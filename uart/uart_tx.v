==> flow/design.v <==
module uart_tx(
	input 			sclk		,
	input 			srst		,
	output 	reg		rs232_tx	,
	input reg[7:0]	tx_data		,
	input 			tx_trig		,
	output			tx_en
);
localparam			MAX_BAUD_COUNT = 28					;
localparam			BIT_FLAG_COUNT = MAX_BAUD_COUNT/2	;
localparam			MAX_BIT_COUNT = 8					;
reg[ 7:0]			tx_data_reg							;
reg[12:0]			baud_cnt							;
reg					tx_flag								;
reg					bit_flag							;
reg		[ 3:0]		bit_cnt								;
always @(posedge sclk or negedge srst )
begin
	if(srst == 1'b0)
		tx_data_reg <= 8'd0;
	else if(tx_trig == 1'b1)
		tx_data_reg <= tx_data;
end
always @(posedge sclk or negedge srst )
begin
	if(srst == 1'b0)
		baud_cnt <= 'd0;
	else if (baud_cnt == MAX_BAUD_COUNT)
		baud_cnt <= 'd0;
	else if (tx_flag == 1'b1)
		baud_cnt <= baud_cnt + 1;
end
always @(posedge sclk or negedge srst )
begin
	if(srst == 1'b0)
		bit_flag <= 1'b0;
	else if(baud_cnt == MAX_BAUD_COUNT)
		bit_flag <= 1'b1;
	else 
		bit_flag <= 1'b0;
end
always @(posedge sclk or negedge srst )
begin
	if(srst == 1'b0)
		bit_cnt <= 'd0;
	else if (baud_cnt == MAX_BAUD_COUNT && bit_cnt == 'd8)
		bit_cnt <= 0;
	else if(baud_cnt == MAX_BAUD_COUNT)
		bit_cnt <= bit_cnt + 1;
end
always @(posedge sclk or negedge srst )
begin
	if(srst == 1'b0)
		tx_flag <= 1'b0;
	else if (baud_cnt == MAX_BAUD_COUNT && bit_cnt == 'd8)
		tx_flag <= 1'b0;
	else if(tx_trig == 1'b1)
		tx_flag <= 1'b1;
end
always @(posedge sclk or negedge srst )
begin
	if(srst == 1'b0)
		rs232_tx <= 1'b1;
	else if (tx_trig == 1'b1)
		rs232_tx <= 1'b0;
	else if(bit_flag == 1'b1 && tx_flag == 1'b1)
		case(bit_cnt)
			0:	rs232_tx <= 1'b0;
			1:	rs232_tx <= tx_data_reg[0];
			2:	rs232_tx <= tx_data_reg[1];
			3:	rs232_tx <= tx_data_reg[2];
			4:	rs232_tx <= tx_data_reg[3];
			5:	rs232_tx <= tx_data_reg[4];
			6:	rs232_tx <= tx_data_reg[5];
			7:	rs232_tx <= tx_data_reg[6];
			8:	rs232_tx <= tx_data_reg[7];
			default:rs232_tx <= 1'b1;
		endcase
	else if (tx_flag == 1'b0)
		rs232_tx <= 1'b1;
end
assign tx_en =  tx_flag;
endmodule
Step by step through the tools: uart_tx
What the tools print for uart_tx, step after step.
Line numbers count from 1 in the design file above.
Operators carry their Yosys type and port widths (W data, S select, Z words).
Library cell names are shortened.
{"block": "design", "top": "uart_tx", "clk_port": "sclk", "cell_library": "sky130hd", "lib_corner": "tt_025C_1v80"}

After elaboration
Source: Yosys, flattened and elaborated, memories not mapped. Widths are those after wreduce. Registers that Yosys merges into a memory's read port (data or address) are not register bits. Print and check cells do not count. Equal cells are merged and count once.
{"block": "classes", "div_mod_pow": 0, "shift": 0, "reduce_and_logical": 6, "n_logic": 0, "n_addsub": 2, "mul": 0, "muxes": 11, "cmp": 0, "n_eq": 10}
{"block": "ops", "op": "$mux W13", "count": 2}
{"block": "ops", "op": "$eq A4 B3 Y1 const B", "count": 4}
{"block": "ops", "op": "$add A13 B1 Y13 const B", "count": 1}
{"block": "ops", "op": "$eq A13 B5 Y1 const B", "count": 1}
{"block": "ops", "op": "$pmux W1 S9", "count": 1}
{"block": "ops", "op": "$eq A4 B2 Y1 const B", "count": 2}
{"block": "ops", "op": "$mux W4", "count": 2}
{"block": "ops", "op": "$reduce_bool A2 Y1", "count": 3}
{"block": "ops", "op": "$mux W1", "count": 6}
{"block": "ops", "op": "$add A4 B1 Y4 const B", "count": 1}
{"block": "ops", "op": "$eq A4 B1 Y1 const B", "count": 1}
{"block": "ops", "op": "$eq A4 B4 Y1 const B", "count": 1}
{"block": "ops", "op": "$logic_not A4 Y1", "count": 1}
{"block": "ops", "op": "$ne A3 B2 Y1 const B", "count": 1}
{"block": "ops", "op": "$logic_and A1 B1 Y1", "count": 2}
{"block": "word_totals", "latch_bits": 0, "regBits": 28, "out_inout_bits": 2, "memories": 0, "clocked_rd_ports_x_width": 0, "ramBits": 0, "mem_bits_ro": 0}

Depth
Depth = most cells in a row (Yosys ltp): at word level without a register or memory, in the mapped netlist without a sequential cell, where the memories' decode and read muxes count.
{"block": "depth", "ltp_word": 4, "abc_area": 0, "ltp_mapped": 7, "ltp_nobuf": 6}

Synthesis result
Source: synth_stat.txt of the flow (Yosys; design flattened, memories mapped). It holds for the ABC_AREA given above (unset counts as 0); a run with the other value may have another netlist.
The area totals of this step are shown rounded.
{"block": "mapped", "ffs": 28, "sequential_area_um2": 701.9, "buffers": 4, "mapped_cells": 120, "yosys_area_um2": 1343}
{"block": "by_type", "cell": "dfrtp_1", "count": 27, "type_area_um2": 675.648}
{"block": "by_type", "cell": "mux2_2", "count": 9, "type_area_um2": 101.347}
{"block": "by_type", "cell": "ha_1", "count": 6, "type_area_um2": 75.072}
{"block": "by_type", "cell": "xor2_1", "count": 7, "type_area_um2": 61.309}
{"block": "by_type", "cell": "nor2_1", "count": 13, "type_area_um2": 48.797}
{"block": "by_type", "cell": "xnor2_1", "count": 5, "type_area_um2": 43.792}
{"block": "by_type", "cell": "nand3_1", "count": 7, "type_area_um2": 35.034}
{"block": "by_type", "cell": "nand2_1", "count": 9, "type_area_um2": 33.782}
{"block": "by_type", "cell": "a21oi_1", "count": 6, "type_area_um2": 30.029}
{"block": "by_type", "cell": "dfstp_2", "count": 1, "type_area_um2": 26.275}
{"block": "by_type", "cell": "a22oi_1", "count": 3, "type_area_um2": 22.522}
{"block": "by_type", "cell": "nor3_4", "count": 1, "type_area_um2": 16.266}
{"block": "by_type", "cell": "inv_1", "count": 4, "type_area_um2": 15.014}
{"block": "by_type", "cell": "nand4_1", "count": 2, "type_area_um2": 12.512}
{"block": "by_type", "cell": "mux2_1", "count": 1, "type_area_um2": 11.261}
{"block": "by_type", "cell": "or4_4", "count": 1, "type_area_um2": 11.261}
{"block": "by_type", "cell": "a221o_1", "count": 1, "type_area_um2": 10.01}
{"block": "by_type", "cell": "buf_2", "count": 2, "type_area_um2": 10.01}
Not listed: further types 13, cells in them 15.

Path before layout
Path of least setup slack by OpenSTA after synthesis, without wires, with an ideal clock, recovery checks aside; 20% of the period is set as input and as output delay. Where synthesis merged equal registers, the netlist keeps one of their names.
{"block": "synth_path", "path_type": "register to register", "startpoint": "register baud_cnt[10]", "endpoint": "register bit_cnt[3]", "t_arrival_ps": 1595, "tclk_ps": 2420, "t_first_pin_ps": 0, "path_delay_ps": 1721, "setup_slack_ps": 699, "stages": 5, "setup_ps": 126, "required_ps": 2294, "synth_period_reached_ps": 1721}
"path_delay_ps" is the arrival time less input delay plus setup time.
"stages" counts driving pins, that of a launching flip-flop among them; a cell with two outputs on the path counts twice.
"synth_period_reached_ps" is the clock period less the worst setup slack; recovery checks do not enter. This is arithmetic on one report: input and output delays are still those of the set period (20% each).
Between the ends stands the longest chain of elaborated cells between them, by number of cells; it is not shown to be the way that was timed. Of several equally long chains one is given.
Each line given opens the expression or statement behind the cell; cells for indexed reads and writes are added by Yosys, which also makes memories of some case tables.
At most two assigning lines are given for a register; there are more.
{"block": "synth_between", "path_cell_list": "dfrtp_1 or4_4 nor3_4 o21ai_1 a221o_1", "elab_chain_len": 3, "cone_cells": 5, "classes_between": "eq/ne: 1; mux: 2; reduce/logical: 2"}
{"block": "synth_rtl", "item": "from (decl)", "line_no": 13, "source": "reg[12:0] baud_cnt ;"}
{"block": "synth_rtl", "item": "from (assign)", "line_no": 27, "source": "baud_cnt <= 'd0;"}
{"block": "synth_rtl", "item": "from (assign)", "line_no": 31, "source": "baud_cnt <= baud_cnt + 1;"}
{"block": "synth_rtl", "item": "$eq A13 B5 Y1", "line_no": 48, "source": "else if(baud_cnt == MAX_BAUD_COUNT)"}
{"block": "synth_rtl", "item": "$mux W4", "line_no": 48}
{"block": "synth_rtl", "item": "$mux W4", "line_no": 46, "source": "else if (baud_cnt == MAX_BAUD_COUNT && bit_cnt == 'd8)"}
{"block": "synth_rtl", "item": "to (assign)", "line_no": 45, "source": "bit_cnt <= 'd0;"}
{"block": "synth_rtl", "item": "to (assign)", "line_no": 49, "source": "bit_cnt <= bit_cnt + 1;"}
{"block": "synth_rtl", "item": "to (decl)", "line_no": 16, "source": "reg [ 3:0] bit_cnt ;"}

Worst path after layout
From the final timing report of run A: the path of least setup slack in the routed layout; clock arrival at registers is part of the times.
The report prints the path's times to 10 ps; the period is as set.
{"block": "layout_path", "path_type": "register to register", "startpoint": "register baud_cnt[8]", "endpoint": "register bit_cnt[0]", "required_ps": 2180, "stages": 5, "setup_slack_ps": 240, "t_first_pin_ps": 280, "t_arrival_ps": 1940, "tclk_ps": 2010, "setup_ps": 110}
Between the ends stands the longest chain of elaborated cells between them, by number of cells; it is not shown to be the way that was timed. Of several equally long chains one is given.
At most two assigning lines are given for a register; there are more.
{"block": "layout_between", "path_cell_list": "dfrtp_1 or4b_4 nor3_4 buf_6 mux2_4", "elab_chain_len": 3, "cone_cells": 5, "classes_between": "eq/ne: 1; mux: 2; reduce/logical: 2"}
{"block": "layout_rtl", "item": "from (decl)", "line_no": 13, "source": "reg[12:0] baud_cnt ;"}
{"block": "layout_rtl", "item": "from (assign)", "line_no": 27, "source": "baud_cnt <= 'd0;"}
{"block": "layout_rtl", "item": "from (assign)", "line_no": 31, "source": "baud_cnt <= baud_cnt + 1;"}
{"block": "layout_rtl", "item": "$eq A13 B5 Y1", "line_no": 48, "source": "else if(baud_cnt == MAX_BAUD_COUNT)"}
{"block": "layout_rtl", "item": "$mux W4", "line_no": 48}
{"block": "layout_rtl", "item": "$mux W4", "line_no": 46, "source": "else if (baud_cnt == MAX_BAUD_COUNT && bit_cnt == 'd8)"}
{"block": "layout_rtl", "item": "to (assign)", "line_no": 45, "source": "bit_cnt <= 'd0;"}
{"block": "layout_rtl", "item": "to (assign)", "line_no": 49, "source": "bit_cnt <= bit_cnt + 1;"}
{"block": "layout_rtl", "item": "to (decl)", "line_no": 16, "source": "reg [ 3:0] bit_cnt ;"}

Subject: flow runs of uart_tx

Hi,

Top module uart_tx; platform sky130hd; tools Yosys and OpenROAD; 2 stored runs in no particular order. Input and output delays are each 20% of the period that was set; the output load is 0.01 pF.
"timing.worst_path_ps" is the time allowed to the run's worst setup path (the clock period less input and output delay, where it has them) less its slack. Clock arrival times count: a late capture clock shortens it, a late launch clock lengthens it.
"total_power_uw" is the tool's figure for a default switching activity; nothing was simulated.
"timing.worst_path_ps" is known to 10 ps.
Results are given in rounded form.

Run A
==> flow/run.sh <==
#!/bin/bash
# the make line also repeats the synthesis and layout settings of config.mk as NAME=value (left out here)
make -C /OpenROAD-flow-scripts/flow DESIGN_CONFIG=/design/flow/config.mk WORK_HOME=/design/flow/orfs CLKGATE_MAP_FILE= finish
==> flow/config.mk <==
export PLATFORM = sky130hd
export DESIGN_NAME = uart_tx
export DESIGN_NICKNAME = uart_tx
export VERILOG_FILES = /design/flow/design.v
export SDC_FILE = /design/flow/constraint.sdc
export NUM_CORES = 4
export LEC_CHECK = 0
export ABC_AREA = 0
export CAP_MARGIN = 20
export CELL_PAD_IN_SITES_GLOBAL_PLACEMENT = 1
export CORE_ASPECT_RATIO = 0.68
export CORE_MARGIN = 9
export CORE_UTILIZATION = 47
export HOLD_SLACK_MARGIN = 0.27
export MAX_ROUTING_LAYER = met5
export MIN_ROUTING_LAYER = met1
export PLACE_DENSITY_LB_ADDON = 0.25
export SETUP_SLACK_MARGIN = 0.58
export SLEW_MARGIN = 15
==> flow/constraint.sdc <==
create_clock -name core_clock -period 2.01 [get_ports {sclk}]
set_input_delay 0.4020 -clock core_clock [delete_from_list [all_inputs] [get_ports {sclk}]]
set_output_delay 0.4020 -clock core_clock [all_outputs]
set_load 0.01 [all_outputs]

==> results of run A, as JSON <==
{
  "total_power_uw": 1882,
  "fin_tns_ps": 0,
  "timing.worst_path_ps": 1770,
  "path_kind": "register to register",
  "final_setup_ws_ps": 240,
  "yosys.chip_area_um2": 1343,
  "finish.stdcell_area_um2": 1777,
  "final_die_area_um2": 5140
}

Run B
==> flow/run.sh <==
#!/bin/bash
# the make line also repeats the synthesis and layout settings of config.mk as NAME=value (left out here)
make -C /OpenROAD-flow-scripts/flow DESIGN_CONFIG=/design/flow/config.mk WORK_HOME=/design/flow/orfs CLKGATE_MAP_FILE= finish
==> flow/config.mk <==
export PLATFORM = sky130hd
export DESIGN_NAME = uart_tx
export DESIGN_NICKNAME = uart_tx
export VERILOG_FILES = /design/flow/design.v
export SDC_FILE = /design/flow/constraint.sdc
export NUM_CORES = 4
export LEC_CHECK = 0
export ABC_AREA = 1
export CAP_MARGIN = 25
export CELL_PAD_IN_SITES_GLOBAL_PLACEMENT = 0
export CORE_MARGIN = 2
export CORE_UTILIZATION = 17
export PLACE_DENSITY_LB_ADDON = 0.24
export SLEW_MARGIN = 20
==> flow/constraint.sdc <==
create_clock -name core_clock -period 2.28 [get_ports {sclk}]
set_input_delay 0.4560 -clock core_clock [delete_from_list [all_inputs] [get_ports {sclk}]]
set_output_delay 0.4560 -clock core_clock [all_outputs]
set_load 0.01 [all_outputs]

==> results of run B, as JSON <==
{
  "total_power_uw": 1771,
  "fin_tns_ps": 0,
  "timing.worst_path_ps": 1390,
  "path_kind": "register to output",
  "final_setup_ws_ps": 433,
  "yosys.chip_area_um2": 1622,
  "finish.stdcell_area_um2": 1972,
  "final_die_area_um2": 10340
}

Regards
